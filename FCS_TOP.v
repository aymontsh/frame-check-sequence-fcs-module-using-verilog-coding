==> flow/design.v <==
module Counter 
#( parameter IN_WIDTH   = 1024 )             
(
    input       wire                                        CLK,                 
    input       wire                                        RST,                 
    input       wire        [ $clog2 (IN_WIDTH)-1 : 0 ]     Data_Size,           
    input       wire                                        Cnt_En,              
    output      wire                                        Cnt_done             
);
    reg         [ $clog2 (IN_WIDTH)-1 : 0 ]         Counter;         
    reg         [ $clog2 (IN_WIDTH)-1 : 0 ]         Counter_value;
    assign Cnt_done = ( Counter == Data_Size-1 ) ? 1'b1 : 1'b0 ;
    always @ ( posedge CLK or negedge RST )
        begin
            if ( !RST )
                begin
                    Counter <= 'd0;                  
                end
            else 
                begin
                    Counter <= Counter_value;
                end
        end
    always @(*)
        begin
            if ( Cnt_En )
                begin
                    Counter_value <= Counter + 1 ;  
                end
            else 
                begin
                   Counter_value <= 'd0; 
                end
        end
endmodule
module FCS 
#(  parameter   GEN_WIDTH   = 17 ,                       
                Rem_WIDTH   = GEN_WIDTH - 1              
)
(
    input   wire                                    CLK,                 
    input   wire                                    RST,                 
    input   wire        [ GEN_WIDTH-1 : 0 ]         Stand_Gen,           
    input   wire                                    Input_Data,          
    input   wire                                    Cnt_done,            
    input   wire                                    Enable,              
    output  reg         [ Rem_WIDTH-1 : 0 ]         FCS                  
);
    reg                 [ Rem_WIDTH-1 : 0 ]         FCS_value;
    wire                                            feedback;
    wire                                            Xor_Result1;
    wire                                            Xor_Result2;
    assign feedback     = FCS[15] ^ Input_Data ;
    assign Xor_Result1  = feedback ^ FCS [4] ;
    assign Xor_Result2  = feedback ^ FCS [11] ;
    always @( posedge CLK or negedge RST )
        begin
            if ( !RST )
                begin
                    FCS <= 'd0;                  
                end
            else  
                begin
                    FCS <= FCS_value;
                end
        end
    always  @(*)
        begin
            if ( Enable )
                begin
                    if ( !Cnt_done )
                        begin
                            FCS_value   = { FCS [ 14 : 12 ] , Xor_Result2 , FCS [ 10 : 5 ] , Xor_Result1 , FCS [ 3 : 0 ] , feedback } ;
                        end
                    else
                        begin
                            FCS_value   = FCS ;  
                        end
                end
            else
                begin
                    FCS_value   = 'd0 ; 
                end
        end
endmodule
module FCS_TOP 
#(  parameter   GEN_WIDTH   = 17 ,                       
                Rem_WIDTH   = GEN_WIDTH - 1,             
                Max_IN_WIDTH   = 1024 ,                  
                Min_IN_WIDTH   = 64                      
 )
( 
    input       wire                                        CLK,                 
    input       wire                                        RST,                 
    input       wire                                        Valid_Data,          
    input       wire    [ $clog2 (Max_IN_WIDTH)-1 : 0 ]     Data_Size,           
    input       wire                                        Input_Data,          
    output      wire                                        OUT,                 
    output      wire                                        Done,                
    output      wire                                        Valid_OUT,           
    output      wire                                        Busy                 
);
    parameter   Stand_Gen    = 17'b10001000000100001;                             
    wire                                            Cnt_done;                        
    wire                                            Cnt_En;                          
    wire                                            Enable;                          
    wire    [       Rem_WIDTH-1       : 0 ]         FCS;                             
    wire                                            Shift_enable;
    wire                                            Shift_done;                   
    assign Done       = Shift_done;
    SYS_CTRL #( .Max_IN_WIDTH ( Max_IN_WIDTH ) , .Min_IN_WIDTH ( Min_IN_WIDTH ) ) SYS_CTRL_I0 (
        .CLK ( CLK ),
        .RST ( RST ),
        .Valid_Data ( Valid_Data ),
        .Cnt_done ( Cnt_done ),
        .Data_Size ( Data_Size ),
        .Shift_done ( Shift_done ),
        .Shift_enable ( Shift_enable ),
        .Cnt_En ( Cnt_En ),
        .Enable ( Enable ),
        .Busy ( Busy )
    );
    Counter #( .IN_WIDTH ( Max_IN_WIDTH ) ) Counter_I0 (
        .CLK ( CLK ),
        .RST ( RST ),    
        .Data_Size ( Data_Size ),
        .Cnt_En ( Cnt_En ),
        .Cnt_done ( Cnt_done )
    );
    FCS #( .GEN_WIDTH ( GEN_WIDTH ) , .Rem_WIDTH ( Rem_WIDTH ) )  FCS_I0 (
        .CLK ( CLK ),
        .RST ( RST ),
        .Stand_Gen ( Stand_Gen ),
        .Input_Data ( Input_Data ),
        .Cnt_done ( Cnt_done ),
        .Enable ( Enable ),
        .FCS ( FCS )
    );
    Shift_Register #( .GEN_WIDTH ( GEN_WIDTH ) , .Rem_WIDTH (Rem_WIDTH) )  SR_I0 (
        .FCS_result ( FCS ),
        .CLK ( CLK ),
        .RST ( RST ),
        .Valid_Out ( Valid_OUT ),
        .Shift_enable ( Shift_enable ),
        .Shift_done ( Shift_done ),
        .Ser_Data ( OUT )
    );
endmodule
module SYS_CTRL 
#( parameter Max_IN_WIDTH   = 1024 ,             
             Min_IN_WIDTH   = 64                 
 )            
(
    input       wire                                        CLK,                 
    input       wire                                        RST,                 
    input       wire                                        Valid_Data,          
    input       wire                                        Cnt_done,            
    input       wire    [ $clog2 (Max_IN_WIDTH)-1 : 0 ]     Data_Size,           
    input       wire                                        Shift_done,          
    output      reg                                         Shift_enable,        
    output      reg                                         Cnt_En,              
    output      reg                                         Enable,              
    output      reg                                         Busy                 
);
    reg       [1:0]     current_state , next_state;
    wire                Size_condition;                
    reg                 Busy_value;
    assign Size_condition  = ( ( Data_Size >= Min_IN_WIDTH ) && ( Data_Size <= Max_IN_WIDTH ) ) ? 1'b1 : 1'b0 ;
    localparam  IDLE            = 2'b00,                      
                FCS_Operation   = 2'b01,                      
                Shift           = 2'b10;                      
    always @( posedge CLK or negedge RST )
        begin
            if ( !RST )
                begin
                    Busy <= 'd0;
                end
            else
                begin
                    Busy <= Busy_value;
                end
        end
    always @ ( posedge CLK or negedge RST )
        begin
            if (!RST)
                begin
                    current_state <= IDLE;
                end
            else
                begin
                    current_state <= next_state;
                end
        end        
    always @(*)
        begin
            next_state  = IDLE ;
            case ( current_state )
                IDLE    :   begin
                                if ( Valid_Data && Size_condition )
                                    begin
                                        next_state  = FCS_Operation ;
                                    end
                                else
                                    begin
                                        next_state  = IDLE ;
                                    end
                            end  
             FCS_Operation  :   begin
                                if ( Cnt_done )
                                    begin
                                        next_state  = Shift ;
                                    end
                                else
                                    begin
                                        next_state  = FCS_Operation ;
                                    end                                
                            end
                Shift   :   begin
                                if ( Shift_done )
                                    begin
                                       next_state  = IDLE ; 
                                    end
                                else
                                    begin
                                        next_state  = Shift ;
                                    end
                            end
                default :   begin
                                next_state  = IDLE ;
                            end
            endcase
        end
    always @(*)
        begin
            Cnt_En       = 'b0;
            Enable       = 'b0;
            Shift_enable = 'b0;
            Busy_value   = 'b0;
            case ( current_state )
                IDLE    :   begin
                                Cnt_En       = 'b0;
                                Enable       = 'b0;
                                Shift_enable = 'b0;
                                if ( Valid_Data && Size_condition )
                                    begin
                                        Busy_value   = 'b1;
                                    end
                                else
                                    begin
                                        Busy_value   = 'b0;
                                    end
                            end  
              FCS_Operation :   begin
                                Cnt_En       = 'b1;
                                Enable       = 'b1;
                                Shift_enable = 'b0;   
                                Busy_value   = 'b1;                          
                            end
                Shift   :   begin
                                Cnt_En       = 'b0;
                                Enable       = 'b0;
                                Shift_enable = 'b1; 
                                if ( Shift_done )
                                    begin
                                       Busy_value   = 'b0; 
                                    end
                                else
                                    begin
                                        Busy_value   = 'b1;
                                    end   
                            end
                default :   begin
                                Cnt_En       = 'b0;
                                Enable       = 'b0;
                                Shift_enable = 'b0;
                                Busy_value   = 'b0;
                            end
            endcase
        end
endmodule
module Shift_Register 
#(  parameter   GEN_WIDTH   = 17 ,                       
                Rem_WIDTH   = GEN_WIDTH - 1              
 )
(
    input       wire        [ Rem_WIDTH-1 : 0 ]         FCS_result,      
    input       wire                                    CLK,             
    input       wire                                    RST,             
    input       wire                                    Shift_enable,    
    output      reg                                     Valid_Out,       
    output      reg                                     Shift_done,      
    output      reg                                     Ser_Data         
);
    reg             [ $clog2 (Rem_WIDTH) : 0 ]          Counter;
    reg             [ $clog2 (Rem_WIDTH) : 0 ]          Counter_value;
    reg             [ Rem_WIDTH-1 : 0 ]                 shift_registers;
    wire                                                NEW_DATA;          
    wire                                                Shift_done_value;             
    assign  Shift_done_value    = ( Counter  == Rem_WIDTH ) ? 1'b1 : 1'b0 ;
    assign  NEW_DATA            = ( Shift_enable == 1'b1 && Counter  == 5'd0 ) ? 1'b1 : 1'b0 ;
    assign  Valid_Out_value     = ( NEW_DATA == 1'b1 )    ? 1'b1 : 1'b0 ;
    always @ ( posedge CLK or negedge RST )
        begin
            if ( !RST )
                begin
                    Counter <= 'd0;                  
                end
            else
                begin
                    Counter <= Counter_value;
                end
        end
    always @(*)
        begin
            if ( Shift_enable )
                begin
                    Counter_value <= Counter + 1 ;  
                end
            else 
                begin
                   Counter_value <= 'd0; 
                end
        end
    always @( posedge CLK or negedge RST )
        begin
            if ( !RST )
                begin
                    Valid_Out <= 'd0;
                end
            else
                begin
                    Valid_Out <= Valid_Out_value;
                end 
        end
    always @( posedge CLK or negedge RST )
        begin
            if ( !RST )
                begin
                    Shift_done <= 'd0;
                end
            else
                begin
                    Shift_done <= Shift_done_value;
                end 
        end    
    always @( posedge CLK or negedge RST )
        begin
            if ( !RST )
                begin
                    Ser_Data  <= 'd0;
                    shift_registers <= 'd0;
                end
            else if ( NEW_DATA )
                begin
                    shift_registers <= FCS_result;
                    Ser_Data <= FCS_result [0];
                end
            else if ( Shift_enable && !Shift_done )
                begin
                    { shift_registers [ Rem_WIDTH-1 : 1 ] , Ser_Data } <= { 1'b0 , shift_registers [ Rem_WIDTH-1 : 1 ] };
                end
            else 
                begin
                    Ser_Data        <= 'd0;
                    shift_registers <= 'd0;                    
                end
        end
endmodule 
### Reports on FCS_TOP

Tool output for the design above, in the order of the flow.
Line numbers count from 1 in the design file above.
Operators carry their Yosys type and port widths (W data, S select, Z words).
Library cell names are shortened.
A cell with -- has no value.

| inputs | value |
|---|---|
| top module | FCS_TOP |
| clock input | CLK |
| standard-cell library | sky130hd |
| corner | tt_025C_1v80 |

### Word-level counts

Counts by Yosys on the flattened word-level netlist (proc, flatten, opt, wreduce; memories kept). Register bits leave out memories and registers merged into their read ports (data or address). Print and check cells are left out.

| bit counts | value |
|---|---|
| register bits after elaboration | 52 |
| bits in latches | 0 |
| RAM bits | 0 |
| ROM bits | 0 |
| word width x clocked read ports | 0 |
| memories | 0 |
| input port bits | 14 |
| output and inout port bits | 4 |
| elaborated cells | 51 |

| cells by class | value |
|---|---|
| add/subtract/negate cells | 3 |
| multiply operators | 0 |
| divide/modulo/power cells | 0 |
| order comparisons | 2 |
| equality and inequality tests | 5 |
| shift operators | 0 |
| muxes and demuxes | 22 |
| bitwise logic cells | 3 |
| reduce/logical cells | 7 |

Operators with widths:

| kind | number |
|---|---|
| $eq A10 B32 Y1 | 1 |
| $mux W16 | 2 |
| $mux W15 | 1 |
| $mux W14 | 1 |
| $mux W1 | 12 |
| $sub A10 B1 Y11 const B | 1 |
| $le A10 B11 Y1 const B | 1 |
| $add A10 B1 Y10 const B | 1 |
| $ge A10 B7 Y1 const B | 1 |
| $mux W10 | 1 |
| $pmux W2 S3 | 1 |
| $add A5 B1 Y5 const B | 1 |
| $eq A5 B5 Y1 const B | 1 |
| $logic_not A5 Y1 | 1 |
| $mux W5 | 1 |
| $logic_and A1 B1 Y1 | 4 |
| $mux W2 | 2 |
| $xor A1 B1 Y1 | 3 |
| $pmux W1 S3 | 1 |
| $eq A2 B1 Y1 const B | 1 |
| $eq A2 B2 Y1 const B | 1 |
| $ne A2 B2 Y1 const B | 1 |
| $logic_not A2 Y1 | 1 |
| $logic_not A1 Y1 | 1 |

### Depth

Depth = most cells in a row (Yosys ltp): at word level without a register or memory, in the mapped netlist without a sequential cell, where the memories' decode and read muxes count.

| logic depth | value |
|---|---|
| depth after elaboration | 6 |
| ABC_AREA | 0 |
| gate-level depth with buffers | 10 |
| mapped depth without buffers | 8 |

### Netlist

Source: synth_stat.txt of the flow (Yosys; design flattened, memories mapped). It holds for the ABC_AREA given above (unset counts as 0); a run with the other value may have another netlist.

Cell types:

| cell | number | area in all (µm²) |
|---|---|---|
| dfrtp_1 | 52 | 1.3E+03 |
| nand2_1 | 55 | 206.448 |
| mux2i_1 | 16 | 160.154 |
| xnor2_1 | 16 | 140.134 |
| nand3_1 | 21 | 105.101 |
| xor2_1 | 12 | 105.101 |
| nor2_1 | 14 | 52.55 |
| ha_1 | 4 | 50.048 |
| and2_1 | 7 | 43.792 |
| dfstp_2 | 1 | 26.275 |
| buf_12 | 1 | 20.019 |
| nor2b_1 | 3 | 18.768 |
| buf_4 | 2 | 15.014 |
| inv_1 | 4 | 15.014 |
| and3_1 | 2 | 12.512 |
| nand2b_1 | 2 | 12.512 |
| nand4_1 | 2 | 12.512 |
| nor3b_2 | 1 | 12.512 |

Not listed: further types 27, cells in them 33.

| synthesis totals | value |
|---|---|
| standard cells after synthesis | 248 |
| chip area (Yosys) | 0.0025387 mm² |
| sequential area | 0.0013275 mm² |
| flip-flop cells | 53 |
| buffer cells | 10 |

By module: a second synthesis without flattening, with its own total; a netlist apart from the flattened one above.

| unflattened totals | value |
|---|---|
| cells (unflattened synthesis) | 220 |
| area total of the unflattened synthesis | 0.00261 mm² |

Rows give one instance, submodules left out.

Modules:

| module | times used | cells | area (mm²) | sequential area (mm²) |
|---|---|---|---|---|
| Shift_Register | 1 | 60 | 0.0009046 | 0.0005756 |
| Counter #(IN_WIDTH=1024) | 1 | 87 | 0.0007983 | 0.0002502 |
| FCS | 1 | 58 | 0.0007232 | 0.0004004 |
| SYS_CTRL | 1 | 13 | 0.0001764 | 0.0001013 |
| FCS_TOP | 1 | 2 | 0.0000075 | 0 |

### Timing after synthesis

Source: OpenSTA report_checks on the synthesized netlist (no wires, ideal clock, input and output delay 20% of the period each), path of least setup slack; recovery checks are left aside. Register names are those of the netlist, which keeps one name where synthesis merged equal registers.

| timing path post-synthesis | value |
|---|---|
| path type | input to register |
| from | input Data_Size[3] |
| to | register FCS_I0.FCS[10] |
| clock period | 2.24 ns |
| input delay | 0.448 ns |
| library setup time | 0.123 ns |
| time at the first pin | 0.448 ns |
| data arrival time | 1.924 ns |
| data required time | 2.117 ns |
| slack | 0.193 ns |
| delay of the path | 1.599 ns |
| stages | 7 |
| buffers on the path | 2 |
| synthesis period reached | 2.047 ns |

"delay of the path" = arrival - input delay + setup time.
"stages" counts driving pins, that of a launching flip-flop among them; a cell with two outputs on the path counts twice.
"synthesis period reached" is the clock period less the worst setup slack; recovery checks do not enter. This is arithmetic on one report: input and output delays are still those of the set period (20% each).
The rows between start and end are the longest chain of elaborated cells between them; the timing report does not say that the signal goes this way. Where chains are equally long, one stands for them.
A line is the first line of the expression or statement that the cell stems from. Yosys adds cells for indexed reads and writes and turns some case tables into memories.

| on the way, post-synthesis | value |
|---|---|
| cells stage by stage | or3_4 or4_1 o221ai_1 nand4_1 buf_6 buf_12 mux2i_1 |
| cells in the longest elaborated chain | 5 |
| elaborated cells on any way between the ends | 6 |
| RTL lines with such cells | 3 |
| those cells by class | add/sub (1); eq/ne (2); mux (3) |

RTL lines, path post-synthesis:

| element | line | RTL |
|---|---|---|
| from (decl) | 96 | `input       wire    [ $clog2 (Max_IN_WIDTH)-1 : 0 ]     Data_Size,` |
| $sub A10 B1 Y11 | 12 | `assign Cnt_done = ( Counter == Data_Size-1 ) ? 1'b1 : 1'b0 ;` |
| $eq A10 B32 Y1 | 12 |  |
| $mux W1 | 12 |  |
| $mux W16 | 71 | `if ( !Cnt_done )` |
| $mux W16 | 69 | `if ( Enable )` |
| to (assign) | 60 | `FCS <= 'd0;` |
| to (assign) | 64 | `FCS <= FCS_value;` |
| to (decl) | 47 | `output  reg         [ Rem_WIDTH-1 : 0 ]         FCS` |

### Worst path after layout

Path of least setup slack in the final report of flow run A (OpenROAD, finished layout, wires in). Where an end is a register, its clock arrival counts in the times.

| timing path after layout | value |
|---|---|
| path type | input to register |
| from | input Data_Size[0] |
| to | register FCS_I0.FCS[2] |
| clock period | 3.06 ns |
| input delay | 0.61 ns |
| library setup time | 0.07 ns |
| time at the first pin | 0.61 ns |
| data arrival time | 2.75 ns |
| data required time | 3.29 ns |
| slack | 0.55 ns |
| stages | 10 |
| buffers on the path | 3 |

The rows between start and end are the longest chain of elaborated cells between them; the timing report does not say that the signal goes this way. Where chains are equally long, one stands for them.

| on the way, after layout | value |
|---|---|
| cells stage by stage | clkdlybuf4s50_1 inv_1 ha_1 buf_4 xor2_1 a31oi_1 o221ai_1 nand4_1 buf_4 mux2i_1 |
| cells in the longest elaborated chain | 5 |
| elaborated cells on any way between the ends | 6 |
| RTL lines with such cells | 3 |
| those cells by class | add/sub (1); eq/ne (2); mux (3) |

RTL lines, path after layout:

| element | line | RTL |
|---|---|---|
| from (decl) | 96 | `input       wire    [ $clog2 (Max_IN_WIDTH)-1 : 0 ]     Data_Size,` |
| $sub A10 B1 Y11 | 12 | `assign Cnt_done = ( Counter == Data_Size-1 ) ? 1'b1 : 1'b0 ;` |
| $eq A10 B32 Y1 | 12 |  |
| $mux W1 | 12 |  |
| $mux W16 | 71 | `if ( !Cnt_done )` |
| $mux W16 | 69 | `if ( Enable )` |
| to (assign) | 60 | `FCS <= 'd0;` |
| to (assign) | 64 | `FCS <= FCS_value;` |
| to (decl) | 47 | `output  reg         [ Rem_WIDTH-1 : 0 ]         FCS` |

Data sheet: physical implementation of FCS_TOP

2 stored runs of FCS_TOP in the flow (synthesis by Yosys, layout by OpenROAD, sky130hd cells), in arbitrary order. Constraints: input delay and output delay 20% of the set period each, output load 0.01 pF.
"reached clock period": clock period set for the run, less the worst setup slack. It is reckoned from that one timing run; input and output delays stay at 20% of the period that was set.
"critical path time" = time allowed to the worst setup path (clock period - input delay - output delay, where it has them) - its slack; a late launch clock adds to it, a late capture clock takes from it.
By "total power after layout" is meant OpenSTA's value without simulated activity: inputs other than the clock are taken to toggle once in ten clock periods, and the tool carries that through the logic.

## Flow run A

==> flow/run.sh <==
#!/bin/bash
# the make line also repeats the synthesis and layout settings of config.mk as NAME=value (left out here)
make -C /OpenROAD-flow-scripts/flow DESIGN_CONFIG=/design/flow/config.mk WORK_HOME=/design/flow/orfs CLKGATE_MAP_FILE= finish
==> flow/config.mk <==
export PLATFORM = sky130hd
export DESIGN_NAME = FCS_TOP
export DESIGN_NICKNAME = FCS_TOP
export VERILOG_FILES = /design/flow/design.v
export SDC_FILE = /design/flow/constraint.sdc
export NUM_CORES = 4
export LEC_CHECK = 0
export CAP_MARGIN = 10
export CORE_MARGIN = 2
export CORE_UTILIZATION = 68
export CTS_CLUSTER_DIAMETER = 127
export CTS_CLUSTER_SIZE = 49
export MAX_ROUTING_LAYER = met5
export MIN_ROUTING_LAYER = met2
export PLACE_DENSITY_LB_ADDON = 0.23
export SLEW_MARGIN = 20
==> flow/constraint.sdc <==
create_clock -name core_clock -period 3.06 [get_ports {CLK}]
set_input_delay 0.6120 -clock core_clock [delete_from_list [all_inputs] [get_ports {CLK}]]
set_output_delay 0.6120 -clock core_clock [all_outputs]
set_load 0.01 [all_outputs]

| result of flow run A | value |
|---|---|
| total negative setup slack | 0.000 ns |
| total power after layout | 1180 µW |
| die footprint | 0.004238 mm² |
| worst setup slack after layout | 0.546 ns |
| post-route utilization | 0.779 |
| area of the standard cells in the finished layout | 0.002829 mm² |
| synthesis area | 0.0025387 mm² |
| reached clock period | 2.514 ns |
| critical path time | 1.90 ns |
| critical path kind | input to register |

## Flow run B

==> flow/run.sh <==
#!/bin/bash
# the make line also repeats the synthesis and layout settings of config.mk as NAME=value (left out here)
make -C /OpenROAD-flow-scripts/flow DESIGN_CONFIG=/design/flow/config.mk WORK_HOME=/design/flow/orfs CLKGATE_MAP_FILE= finish
==> flow/config.mk <==
export PLATFORM = sky130hd
export DESIGN_NAME = FCS_TOP
export DESIGN_NICKNAME = FCS_TOP
export VERILOG_FILES = /design/flow/design.v
export SDC_FILE = /design/flow/constraint.sdc
export NUM_CORES = 4
export LEC_CHECK = 0
export CAP_MARGIN = 20
export CORE_MARGIN = 2
export CORE_UTILIZATION = 64
export SLEW_MARGIN = 20
==> flow/constraint.sdc <==
create_clock -name core_clock -period 2.29 [get_ports {CLK}]
set_input_delay 0.4580 -clock core_clock [delete_from_list [all_inputs] [get_ports {CLK}]]
set_output_delay 0.4580 -clock core_clock [all_outputs]
set_load 0.01 [all_outputs]

| result of flow run B | value |
|---|---|
| total negative setup slack | 0.000 ns |
| total power after layout | 1680 µW |
| die footprint | 0.0044863 mm² |
| worst setup slack after layout | 0.037 ns |
| post-route utilization | 0.796 |
| area of the standard cells in the finished layout | 0.0029791 mm² |
| synthesis area | 0.0025387 mm² |
| reached clock period | 2.253 ns |
| critical path time | 1.79 ns |
| critical path kind | input to register |
